==> flow/design.v <==
package YGR019_PKG;
	typedef bit [15:0] DATATRNS_t;	 
	parameter bit [15:0] DATATRNS_WMASK = 16'hFFFF;
	parameter bit [15:0] DATATRNS_RMASK = 16'hFFFF;
	parameter bit [15:0] DATATRNS_INIT = 16'hFFFF;
	typedef struct packed		 
	{
		bit [12: 0] UNUSED;
		bit         DIR;		 
		bit         FUL;		 
		bit         EMP;		 
	} DATASTAT_t;
	parameter bit [15:0] DATASTAT_WMASK = 16'h0007;
	parameter bit [15:0] DATASTAT_RMASK = 16'h0007;
	parameter bit [15:0] DATASTAT_INIT = 16'h0000;
	typedef struct packed		 
	{
		bit [ 1: 0] UNUSED;
		bit         MPST;		 
		bit         MPCM;		 
		bit         MPED;		 
		bit         SCDQ;		 
		bit         EFLS;		 
		bit         ECPY;		 
		bit         EHST;		 
		bit         ESEL;		 
		bit         DCHG;		 
		bit         PEND;		 
		bit         BFUL;		 
		bit         CSCT;		 
		bit         DRDY;		 
		bit         CMOK;		 
	} HIRQREQ_t;
	parameter bit [15:0] HIRQREQ_WMASK = 16'h3FFF;
	parameter bit [15:0] HIRQREQ_RMASK = 16'h3FFF;
	parameter bit [15:0] HIRQREQ_INIT = 16'h0000;
	typedef struct packed		 
	{
		bit [ 1: 0] UNUSED;
		bit         MPST;		 
		bit         MPCM;		 
		bit         MPED;		 
		bit         SCDQ;		 
		bit         EFLS;		 
		bit         ECPY;		 
		bit         EHST;		 
		bit         ESEL;		 
		bit         DCHG;		 
		bit         PEND;		 
		bit         BFUL;		 
		bit         CSCT;		 
		bit         DRDY;		 
		bit         CMOK;		 
	} HIRQMSK_t;
	parameter bit [15:0] HIRQMSK_WMASK = 16'h3FFF;
	parameter bit [15:0] HIRQMSK_RMASK = 16'h3FFF;
	parameter bit [15:0] HIRQMSK_INIT = 16'hFFFF;
	typedef bit [15:0] CR_t;	 
	parameter bit [15:0] CR_WMASK = 16'hFFFF;
	parameter bit [15:0] CR_RMASK = 16'hFFFF;
	parameter bit [15:0] CR_INIT = 16'h0000;
	typedef bit [15:0] MPEGRGB_t;	 
	parameter bit [15:0] MPEGRGB_WMASK = 16'hFFFF;
	parameter bit [15:0] MPEGRGB_RMASK = 16'hFFFF;
	parameter bit [15:0] MPEGRGB_INIT = 16'h0000;
	typedef bit [15:0] TRCTL_t;	 
	parameter bit [15:0] TRCTL_WMASK = 16'h000F;
	parameter bit [15:0] TRCTL_RMASK = 16'h000F;
	parameter bit [15:0] TRCTL_INIT = 16'h0000;
	typedef bit [15:0] CDIRQL_t;	 
	parameter bit [15:0] CDIRQL_WMASK = 16'h0003;
	parameter bit [15:0] CDIRQL_RMASK = 16'h0003;
	parameter bit [15:0] CDIRQL_INIT = 16'h0000;
	typedef bit [15:0] CDIRQU_t;	 
	parameter bit [15:0] CDIRQU_WMASK = 16'h0070;
	parameter bit [15:0] CDIRQU_RMASK = 16'h0070;
	parameter bit [15:0] CDIRQU_INIT = 16'h0000;
	typedef bit [15:0] CDMASKL_t;	 
	parameter bit [15:0] CDMASKL_WMASK = 16'h0003;
	parameter bit [15:0] CDMASKL_RMASK = 16'h0003;
	parameter bit [15:0] CDMASKL_INIT = 16'h0000;
	typedef bit [15:0] CDMASKU_t;	 
	parameter bit [15:0] CDMASKU_WMASK = 16'h0070;
	parameter bit [15:0] CDMASKU_RMASK = 16'h0070;
	parameter bit [15:0] CDMASKU_INIT = 16'h0000;
	typedef bit [15:0] REG1A_t;	 
	parameter bit [15:0] REG1A_WMASK = 16'h00FF;
	parameter bit [15:0] REG1A_RMASK = 16'h00FF;
	parameter bit [15:0] REG1A_INIT = 16'h0000;
endpackage
package SCU_PKG;
	typedef bit [31:0] DxR_t;	 
	parameter bit [31:0] DxR_WMASK = 32'h07FFFFFF;
	parameter bit [31:0] DxR_RMASK = 32'h07FFFFFF;
	typedef bit [31:0] DxW_t;	 
	parameter bit [31:0] DxW_WMASK = 32'h07FFFFFF;
	parameter bit [31:0] DxW_RMASK = 32'h07FFFFFF;
	typedef bit [31:0] DxC_t;	 
	parameter bit [31:0] D0C_WMASK = 32'h000FFFFF;
	parameter bit [31:0] D0C_RMASK = 32'h000FFFFF;
	parameter bit [31:0] D12C_WMASK = 32'h00000FFF;
	parameter bit [31:0] D12C_RMASK = 32'h00000FFF;
	typedef struct packed		 
	{
		bit [22: 0] UNUSED;
		bit         DRA;			 
		bit [ 4: 0] UNUSED2;
		bit [ 2: 0] DWA;			 
	} DxAD_t;
	parameter bit [31:0] DxAD_WMASK = 32'h00000107;
	parameter bit [31:0] DxAD_RMASK = 32'h00000000;
	parameter bit [31:0] DxAD_INIT = 32'h00000101;
	typedef struct packed		 
	{
		bit [22: 0] UNUSED;
		bit         EN;			 
		bit [ 6: 0] UNUSED2;
		bit         GO;			 
	} DxEN_t;
	parameter bit [31:0] DxEN_WMASK = 32'h00000101;
	parameter bit [31:0] DxEN_RMASK = 32'h00000000;
	parameter bit [31:0] DxEN_INIT = 32'h00000000;
	typedef struct packed		 
	{
		bit [ 6: 0] UNUSED;
		bit         MOD;			 
		bit [ 6: 0] UNUSED2;
		bit         RUP;			 
		bit [ 6: 0] UNUSED3;
		bit         WUP;			 
		bit [ 4: 0] UNUSED4;
		bit [ 2: 0] FT;			 
	} DxMD_t;
	parameter bit [31:0] DxMD_WMASK = 32'h01010107;
	parameter bit [31:0] DxMD_RMASK = 32'h00000000;
	parameter bit [31:0] DxMD_INIT = 32'h00000007;
	typedef struct packed		 
	{
		bit [30: 0] UNUSED;
		bit         STOP;			 
	} DSTP_t;
	parameter bit [31:0] DSTP_WMASK = 32'h00000001;
	parameter bit [31:0] DSTP_RMASK = 32'h00000000;
	parameter bit [31:0] DSTP_INIT = 32'h00000000;
	typedef struct packed		 
	{
		bit [ 8: 0] UNUSED;
		bit         DACSD;		 
		bit         DACSB;		 
		bit         DACSA;		 
		bit [ 1: 0] UNUSED2;
		bit         D1BK;			 
		bit         D0BK;			 
		bit [ 1: 0] UNUSED3;
		bit         D2WT;			 
		bit         D2MV;			 
		bit [ 1: 0] UNUSED4;
		bit         D1WT;			 
		bit         D1MV;			 
		bit [ 1: 0] UNUSED5;
		bit         D0WT;			 
		bit         D0MV;			 
		bit [ 1: 0] UNUSED6;
		bit         DDWT;			 
		bit         DDMV;			 
	} DSTA_t;
	parameter bit [31:0] DSTA_WMASK = 32'h00000000;
	parameter bit [31:0] DSTA_RMASK = 32'h00733333;
	parameter bit [31:0] DSTA_INIT = 32'h00000000;
	typedef struct packed		 
	{
		bit [ 4: 0] UNUSED;
		bit         PR;			 
		bit         EP;			 
		bit         UNUSED2;
		bit         T0;			 
		bit         S;				 
		bit         Z;				 
		bit         C;				 
		bit         V;				 
		bit         E;				 
		bit         ES;			 
		bit         EX;			 
		bit         LE;			 
		bit [ 6: 0] UNUSED3;
		bit [ 7: 0] P;				 
	} PPAF_t;
	parameter bit [31:0] PPAF_WMASK = 32'h060380FF;
	parameter bit [31:0] PPAF_RMASK = 32'h00FD80FF;
	parameter bit [31:0] PPAF_INIT = 32'h00000000;
	typedef bit [31:0] PPD_t;	 
	parameter bit [31:0] PPD_WMASK = 32'hFFFFFFFF;
	parameter bit [31:0] PPD_RMASK = 32'h00000000;
	typedef struct packed		 
	{
		bit [23: 0] UNUSED;
		bit [ 7: 0] RA;			 
	} PDA_t;
	parameter bit [31:0] PDA_WMASK = 32'h000000FF;
	parameter bit [31:0] PDA_RMASK = 32'h00000000;
	parameter bit [31:0] PDA_INIT = 32'h00000000;
	typedef bit [31:0] PDD_t;	 
	parameter bit [31:0] PDD_WMASK = 32'hFFFFFFFF;
	parameter bit [31:0] PDD_RMASK = 32'hFFFFFFFF;
	typedef bit [31:0] T0C_t;	 
	parameter bit [31:0] T0C_WMASK = 32'h000003FF;
	parameter bit [31:0] T0C_RMASK = 32'h00000000;
	typedef bit [31:0] T1S_t;	 
	parameter bit [31:0] T1S_WMASK = 32'h000001FF;
	parameter bit [31:0] T1S_RMASK = 32'h00000000;
	typedef struct packed		 
	{
		bit [22: 0] UNUSED;
		bit         MD;			 
		bit [ 6: 0] UNUSED3;
		bit         ENB;			 
	} T1MD_t;
	parameter bit [31:0] T1MD_WMASK = 32'h00000101;
	parameter bit [31:0] T1MD_RMASK = 32'h00000000;
	parameter bit [31:0] T1MD_INIT = 32'h00000000;
	typedef struct packed		 
	{
		bit [15: 0] UNUSED;
		bit         MS15;			 
		bit         UNUSED2;
		bit         MS13;			 
		bit         MS12;			 
		bit         MS11;			 
		bit         MS10;			 
		bit         MS9;			 
		bit         MS8;			 
		bit         MS7;			 
		bit         MS6;			 
		bit         MS5;			 
		bit         MS4;			 
		bit         MS3;			 
		bit         MS2;			 
		bit         MS1;			 
		bit         MS0;			 
	} IMS_t;
	parameter bit [31:0] IMS_WMASK = 32'h0000BFFF;
	parameter bit [31:0] IMS_RMASK = 32'h00000000;
	parameter bit [31:0] IMS_INIT = 32'h0000BFFF;
	typedef struct packed		 
	{
		bit [15: 0] EIS;			 
		bit [ 1: 0] UNUSED;
		bit         SDEI;			 
		bit         DII;			 
		bit         D0EI;			 
		bit         D1EI;			 
		bit         D2EI;			 
		bit         PADI;			 
		bit         SMI;			 
		bit         SRI;			 
		bit         DSPEI;		 
		bit         T1I;			 
		bit         T0I;			 
		bit         HBII;			 
		bit         VBOI;			 
		bit         VBII;			 
	} IST_t;
	parameter bit [31:0] IST_WMASK = 32'hFFFF3FFF;
	parameter bit [31:0] IST_RMASK = 32'hFFFF3FFF;
	parameter bit [31:0] IST_INIT = 32'h00000000;
	typedef bit AIACK_t;		 
	parameter bit [31:0] AIACK_WMASK = 32'h00000001;
	parameter bit [31:0] AIACK_RMASK = 32'h00000001;
	parameter bit [31:0] AIACK_INIT = 32'h00000000;
	typedef struct packed		 
	{
		bit         A0PRD;		 
		bit         A0WPC;		 
		bit         A0RPC;		 
		bit         A0EWT;		 
		bit [ 3: 0] A0BW;			 
		bit [ 3: 0] A0NW;			 
		bit [ 1: 0] A0LN;			 
		bit         UNUSED;
		bit         A0SZ;			 
		bit         A1PRD;		 
		bit         A1WPC;		 
		bit         A1RPC;		 
		bit         A1EWT;		 
		bit [ 3: 0] A1BW;			 
		bit [ 3: 0] A1NW;			 
		bit [ 1: 0] A1LN;			 
		bit         UNUSED2;
		bit         A1SZ;			 
	} ASR0_t;
	parameter bit [31:0] ASR0_WMASK = 32'hFFFDFFFD;
	parameter bit [31:0] ASR0_RMASK = 32'h00000000;
	parameter bit [31:0] ASR0_INIT = 32'h00000000;
	typedef struct packed		 
	{
		bit         A2PRD;		 
		bit         A2WPC;		 
		bit         A2RPC;		 
		bit         A2EWT;		 
		bit [ 7: 0] UNUSED;
		bit [ 1: 0] A2LN;			 
		bit         UNUSED2;
		bit         A2SZ;			 
		bit         A3PRD;		 
		bit         A3WPC;		 
		bit         A3RPC;		 
		bit         A3EWT;		 
		bit [ 3: 0] A3BW;			 
		bit [ 3: 0] A3NW;			 
		bit [ 1: 0] A3LN;			 
		bit         UNUSED3;
		bit         A3SZ;			 
	} ASR1_t;
	parameter bit [31:0] ASR1_WMASK = 32'hF00DFFFD;
	parameter bit [31:0] ASR1_RMASK = 32'h00000000;
	parameter bit [31:0] ASR1_INIT = 32'h00000000;
	typedef struct packed		 
	{
		bit [26: 0] UNUSED;
		bit         ARFEN;		 
		bit [ 3: 0] ARWT;			 
	} AREF_t;
	parameter bit [31:0] AREF_WMASK = 32'h0000001F;
	parameter bit [31:0] AREF_RMASK = 32'h00000000;
	parameter bit [31:0] AREF_INIT = 32'h00000000;
	typedef bit RSEL_t;			 
	parameter bit [31:0] RSEL_WMASK = 32'h00000001;
	parameter bit [31:0] RSEL_RMASK = 32'h00000001;
	parameter bit        RSEL_INIT = 1'h0;
	typedef bit [31:0] VER_t;	 
	parameter bit [31:0] VER_WMASK = 32'h00000000;
	parameter bit [31:0] VER_RMASK = 32'h0000000F;
	parameter bit [31:0] VER_INIT = 32'h00000000;
endpackage
module DCC (
	input             CLK,
	input             RST_N,
	input             CE_R,
	input             CE_F,
	input             RES_N,
	input      [24:1] A,
	input             BS_N,
	input             CS0_N,
	input             CS1_N,
	input             CS2_N,
	input             RD_WR_N,
	input       [1:0] WE_N,
	input             RD_N,
	output            WAIT_N,
	output            BRLS_N,
	input             BGR_N,
	input             BREQ_N,
	output            BACK_N,
	input             EXBREQ_N,
	output            EXBACK_N,
	input             WTIN_N,
	input             IVECF_N,
	input             HINT_N,
	input             VINT_N,
	output      [2:1] IREQ_N,
	output reg        MFTI,
	output reg        SFTI,
	output            DCE_N,
	output            DOE_N,
	output      [1:0] DWE_N,
	output            ROMCE_N,
	output            SRAMCE_N,
	output            SMPCCE_N,
	output            MOE_N,
	output            MWR_N
);
	bit          SSH_ACTIVE;
	bit          SCU_ACTIVE;
	always @(posedge CLK or negedge RST_N) begin
		if (!RST_N) begin
			SSH_ACTIVE <= '0;
			SCU_ACTIVE <= 0;
		end else if (CE_R) begin
			if (!BREQ_N && !SSH_ACTIVE && !SCU_ACTIVE) SSH_ACTIVE <= 1;
			else if (BREQ_N && SSH_ACTIVE) SSH_ACTIVE <= 0;
			if (!EXBREQ_N && BREQ_N && !SCU_ACTIVE && !SSH_ACTIVE) SCU_ACTIVE <= 1;
			else if (EXBREQ_N && SCU_ACTIVE) SCU_ACTIVE <= 0;
		end
	end
	assign BRLS_N = (BREQ_N | ~SSH_ACTIVE) & (EXBREQ_N | ~SCU_ACTIVE);
	assign BACK_N = BGR_N | ~SSH_ACTIVE;
	assign EXBACK_N = BGR_N | ~SCU_ACTIVE;
	assign ROMCE_N = ~(A[24:20] == 5'b00000) | CS0_N;
	assign SMPCCE_N = ~(A[24:19] == 6'b000010) | CS0_N;
	assign SRAMCE_N = ~(A[24:19] == 6'b000011) | CS0_N;
	assign MOE_N = RD_N;
	assign MWR_N = WE_N[0];
	assign DCE_N = ~(A[24:21] == 4'b0001) | CS0_N;
	assign DOE_N = RD_N;
	assign DWE_N = WE_N;
	bit          DRAM_WAIT;
	always @(posedge CLK or negedge RST_N) begin
		bit          RD_N_OLD;
		bit          WE_N_OLD;
		bit  [ 2: 0] DRAM_WAIT_CNT;
		if (!RST_N) begin
			DRAM_WAIT <= 0;
			DRAM_WAIT_CNT <= '0;
		end else begin
			RD_N_OLD <= RD_N;
			WE_N_OLD <= |WE_N;
			if ((!RD_N && RD_N_OLD && !DCE_N) || (!WE_N && WE_N_OLD && !DCE_N)) begin
				DRAM_WAIT <= 1;
				DRAM_WAIT_CNT <= 3'd5;
			end else if (!DRAM_WAIT_CNT && CE_F) begin
				DRAM_WAIT <= 0;
			end
			if (DRAM_WAIT_CNT && CE_R) DRAM_WAIT_CNT <= DRAM_WAIT_CNT - 3'd1;
		end
	end
	wire MINIT_SEL = (A[24:23] == 2'b10) & ~CS0_N;
	wire SINIT_SEL = (A[24:23] == 2'b11) & ~CS0_N;
	always @(posedge CLK or negedge RST_N) begin
		bit WE_N_OLD;
		if (!RST_N) begin
			MFTI = 1;
			SFTI = 1;
		end else if (!RES_N) begin
			MFTI = 1;
			SFTI = 1;
		end else if (CE_R) begin
			MFTI = 1;
			SFTI = 1;
			WE_N_OLD <= &WE_N;
			if (!(&WE_N) && WE_N_OLD) begin
				if (SINIT_SEL) MFTI <= 0;
				if (MINIT_SEL) SFTI <= 0;
			end
		end
	end
	assign WAIT_N = WTIN_N & ~DRAM_WAIT;
	assign IREQ_N = {VINT_N,VINT_N&HINT_N};
endmodule
Step by step through the tools: DCC
What the tools print for DCC, step after step.
Line numbers count from 1 in the design file above.
Operators carry their Yosys type and port widths (W data, S select, Z words).
A cell with n/a has no value.
- design top: DCC
- clock input: CLK
- standard-cell library: sky130hd
- timing corner: tt_025C_1v80

After elaboration
Yosys after proc, flatten, opt, wreduce and memory -nomap, before mapping. Memory bits, and registers merged into a memory's read port (data or address), are not among the register bits. Print and check cells are not counted. Equal cells are merged and count once.
- noted output and inout port bits: 17
- noted cells after elaboration: 87
- input port bits: 44
- register bits after elaboration: 11
- eq/ne operators: 6
- add/sub/neg operators at 1
- noted bitwise operators: 21
- noted reduce/logical cells: 34
- muxes and demuxes at 16
- operators with widths (cell ; number):
    $mux W1 ; 14
    $logic_and A1 B1 Y1 ; 13
    $eq A6 B2 Y1 const B ; 2
    $or A1 B1 Y1 ; 8
    $not A1 Y1 ; 8
    $reduce_bool A2 Y1 ; 4
    $logic_not A1 Y1 ; 7
    $reduce_and A2 Y1 ; 3
    $mux W3 ; 2
    $and A1 B1 Y1 ; 5
    $logic_not A5 Y1 ; 1
    $eq A2 B2 Y1 const B ; 2
    $eq A4 B1 Y1 const B ; 1
    $sub A3 B1 Y3 const B ; 1
    $logic_and A3 B1 Y1 ; 1
    $logic_not A3 Y1 ; 1
    $reduce_and A3 Y1 ; 1
    $ne A2 B2 Y1 const B ; 1
    $logic_not A2 Y1 ; 1
    $reduce_or A2 Y1 ; 1
    $logic_or A1 B1 Y1 ; 1

Depth
Depth = most cells in a row (Yosys ltp): at word level without a register or memory, in the mapped netlist without a sequential cell, where the memories' decode and read muxes count.
- noted depth after elaboration: 8
- noted ABC_AREA: 0
- gate-level depth with buffers at 5
- mapped depth without buffers: 5

Netlist
The flow's flattened synthesis, as Yosys stat reports it; memories are mapped. The netlist is that of the ABC_AREA named above (0 if unset); the other value can give another one.
- cells by type (cell type ; number ; area in all (sq um)):
    sky130_fd_sc_hd__dfrtp_1 ; 6 ; 150.144
    sky130_fd_sc_hd__edfxtp_1 ; 3 ; 90.086
    sky130_fd_sc_hd__buf_4 ; 7 ; 52.55
    sky130_fd_sc_hd__dfstp_2 ; 2 ; 52.55
    sky130_fd_sc_hd__a21oi_1 ; 9 ; 45.043
    sky130_fd_sc_hd__nand2b_1 ; 5 ; 31.28
    sky130_fd_sc_hd__ha_1 ; 2 ; 25.024
    sky130_fd_sc_hd__inv_1 ; 6 ; 22.522
    sky130_fd_sc_hd__nor4_4 ; 1 ; 21.27
    sky130_fd_sc_hd__nor3_1 ; 4 ; 20.019
    sky130_fd_sc_hd__nor2b_1 ; 3 ; 18.768
    sky130_fd_sc_hd__a2bb2oi_1 ; 2 ; 17.517
    sky130_fd_sc_hd__and2_1 ; 2 ; 12.512
    sky130_fd_sc_hd__o211ai_2 ; 1 ; 12.512
    sky130_fd_sc_hd__nand2_1 ; 3 ; 11.261
    sky130_fd_sc_hd__o32a_1 ; 1 ; 10.01
    sky130_fd_sc_hd__and2b_2 ; 1 ; 8.758
    sky130_fd_sc_hd__nand4b_1 ; 1 ; 8.758
Not listed: further types 10, cells in them 10.
- sequential part of the area at 0.0002928 sq mm
- mapped flip-flops at 11
- buffers: 7
- cells in the netlist: 69
- noted mapped area: 0.0006719 sq mm

Worst setup path after synthesis
Source: OpenSTA report_checks on the synthesized netlist (no wires, ideal clock, input and output delay 20% of the period each), path of least setup slack; recovery checks are left aside. Register names are those of the netlist, which keeps one name where synthesis merged equal registers.
- path type: input-to-output
- start: input A[22]
- end: output SRAMCE_N
- path delay: 0.611 ns
- driving pins on the path: 3
- required time: 1.440 ns
- path slack at 0.469 ns
- external output delay: 0.360 ns
- noted time at the first pin: 0.360 ns
- input delay: 0.360 ns
- data arrival time at 0.971 ns
- clock period: 1.8 ns
- path buffers: 0
- synthesis period reached at 1.331 ns
"path delay" = arrival - input delay + setup time.
A path that ends at an output port has no setup time.
"driving pins on the path" counts driving pins, that of a launching flip-flop among them; a cell with two outputs on the path counts twice.
"synthesis period reached" is the clock period less the worst setup slack; recovery checks do not enter. This is arithmetic on one report: input and output delays are still those of the set period (20% each).
The rows between start and end are the longest chain of elaborated cells between them; the timing report does not say that the signal goes this way. Where chains are equally long, one stands for them.
Each line given opens the expression or statement behind the cell; cells for indexed reads and writes are added by Yosys, which also makes memories of some case tables.
- path through: sky130_fd_sc_hd__nor4_4 sky130_fd_sc_hd__and2b_2 sky130_fd_sc_hd__nand3_1
- noted cells in the longest elaborated chain: 3
- elaborated cells on any way between the ends at 3
- source lines of those cells at 1
- classes of those cells: 1 x eq/ne; 2 x logic
- ends and longest elaborated chain, post-synthesis (item ; RTL line ; source):
    start: declaration ; 341 ; input [24:1] A,
    $eq A6 B2 Y1 ; 390 ; assign SRAMCE_N = ~(A[24:19] == 6'b000011) | CS0_N;
    $not A1 Y1 ; 390 ;
    $or A1 B1 Y1 ; 390 ;
    end: declaration ; 367 ; output SRAMCE_N,

--- runs ---
DCC on sky130hd: 2 stored runs with different settings, listed in no order. Input and output delays are each 20% of the period that was set; the output load is 0.01 pF.

Stored run 1

==> flow/run.sh <==
#!/bin/bash
# the make line also repeats the synthesis and layout settings of config.mk as NAME=value (left out here)
make -C /OpenROAD-flow-scripts/flow DESIGN_CONFIG=/design/flow/config.mk WORK_HOME=/design/flow/orfs CLKGATE_MAP_FILE= finish
==> flow/config.mk <==
export PLATFORM = sky130hd
export DESIGN_NAME = DCC
export DESIGN_NICKNAME = DCC
export VERILOG_FILES = /design/flow/design.v
export SDC_FILE = /design/flow/constraint.sdc
export NUM_CORES = 4
export LEC_CHECK = 0
export CAP_MARGIN = 20
export CELL_PAD_IN_SITES_GLOBAL_PLACEMENT = 1
export CORE_MARGIN = 2
export CORE_UTILIZATION = 69
export CTS_CLUSTER_DIAMETER = 52
export CTS_CLUSTER_SIZE = 56
export MIN_ROUTING_LAYER = met1
export PLACE_DENSITY = 0.84
export SETUP_SLACK_MARGIN = -0.08
export SLEW_MARGIN = 30
==> flow/constraint.sdc <==
create_clock -name core_clock -period 1.15 [get_ports {CLK}]
set_input_delay 0.2300 -clock core_clock [delete_from_list [all_inputs] [get_ports {CLK}]]
set_output_delay 0.2300 -clock core_clock [all_outputs]
set_load 0.01 [all_outputs]

Stored run 1: no final report: placement broke off with GPL-0301.

Stored run 2

==> flow/run.sh <==
#!/bin/bash
# the make line also repeats the synthesis and layout settings of config.mk as NAME=value (left out here)
make -C /OpenROAD-flow-scripts/flow DESIGN_CONFIG=/design/flow/config.mk WORK_HOME=/design/flow/orfs CLKGATE_MAP_FILE= finish
==> flow/config.mk <==
export PLATFORM = sky130hd
export DESIGN_NAME = DCC
export DESIGN_NICKNAME = DCC
export VERILOG_FILES = /design/flow/design.v
export SDC_FILE = /design/flow/constraint.sdc
export NUM_CORES = 4
export LEC_CHECK = 0
export ABC_AREA = 1
export CAP_MARGIN = 20
export CELL_PAD_IN_SITES_DETAIL_PLACEMENT = 1
export CELL_PAD_IN_SITES_GLOBAL_PLACEMENT = 3
export CORE_MARGIN = 3
export CORE_UTILIZATION = 61
export CTS_CLUSTER_SIZE = 79
export PLACE_DENSITY = 0.5
export SETUP_SLACK_MARGIN = 0.17
export SLEW_MARGIN = 5
export TNS_END_PERCENT = 75
==> flow/constraint.sdc <==
create_clock -name core_clock -period 1.61 [get_ports {CLK}]
set_input_delay 0.3220 -clock core_clock [delete_from_list [all_inputs] [get_ports {CLK}]]
set_output_delay 0.3220 -clock core_clock [all_outputs]
set_load 0.01 [all_outputs]

Stored run 2: no final report: placement broke off with GPL-0301.
--- end ---
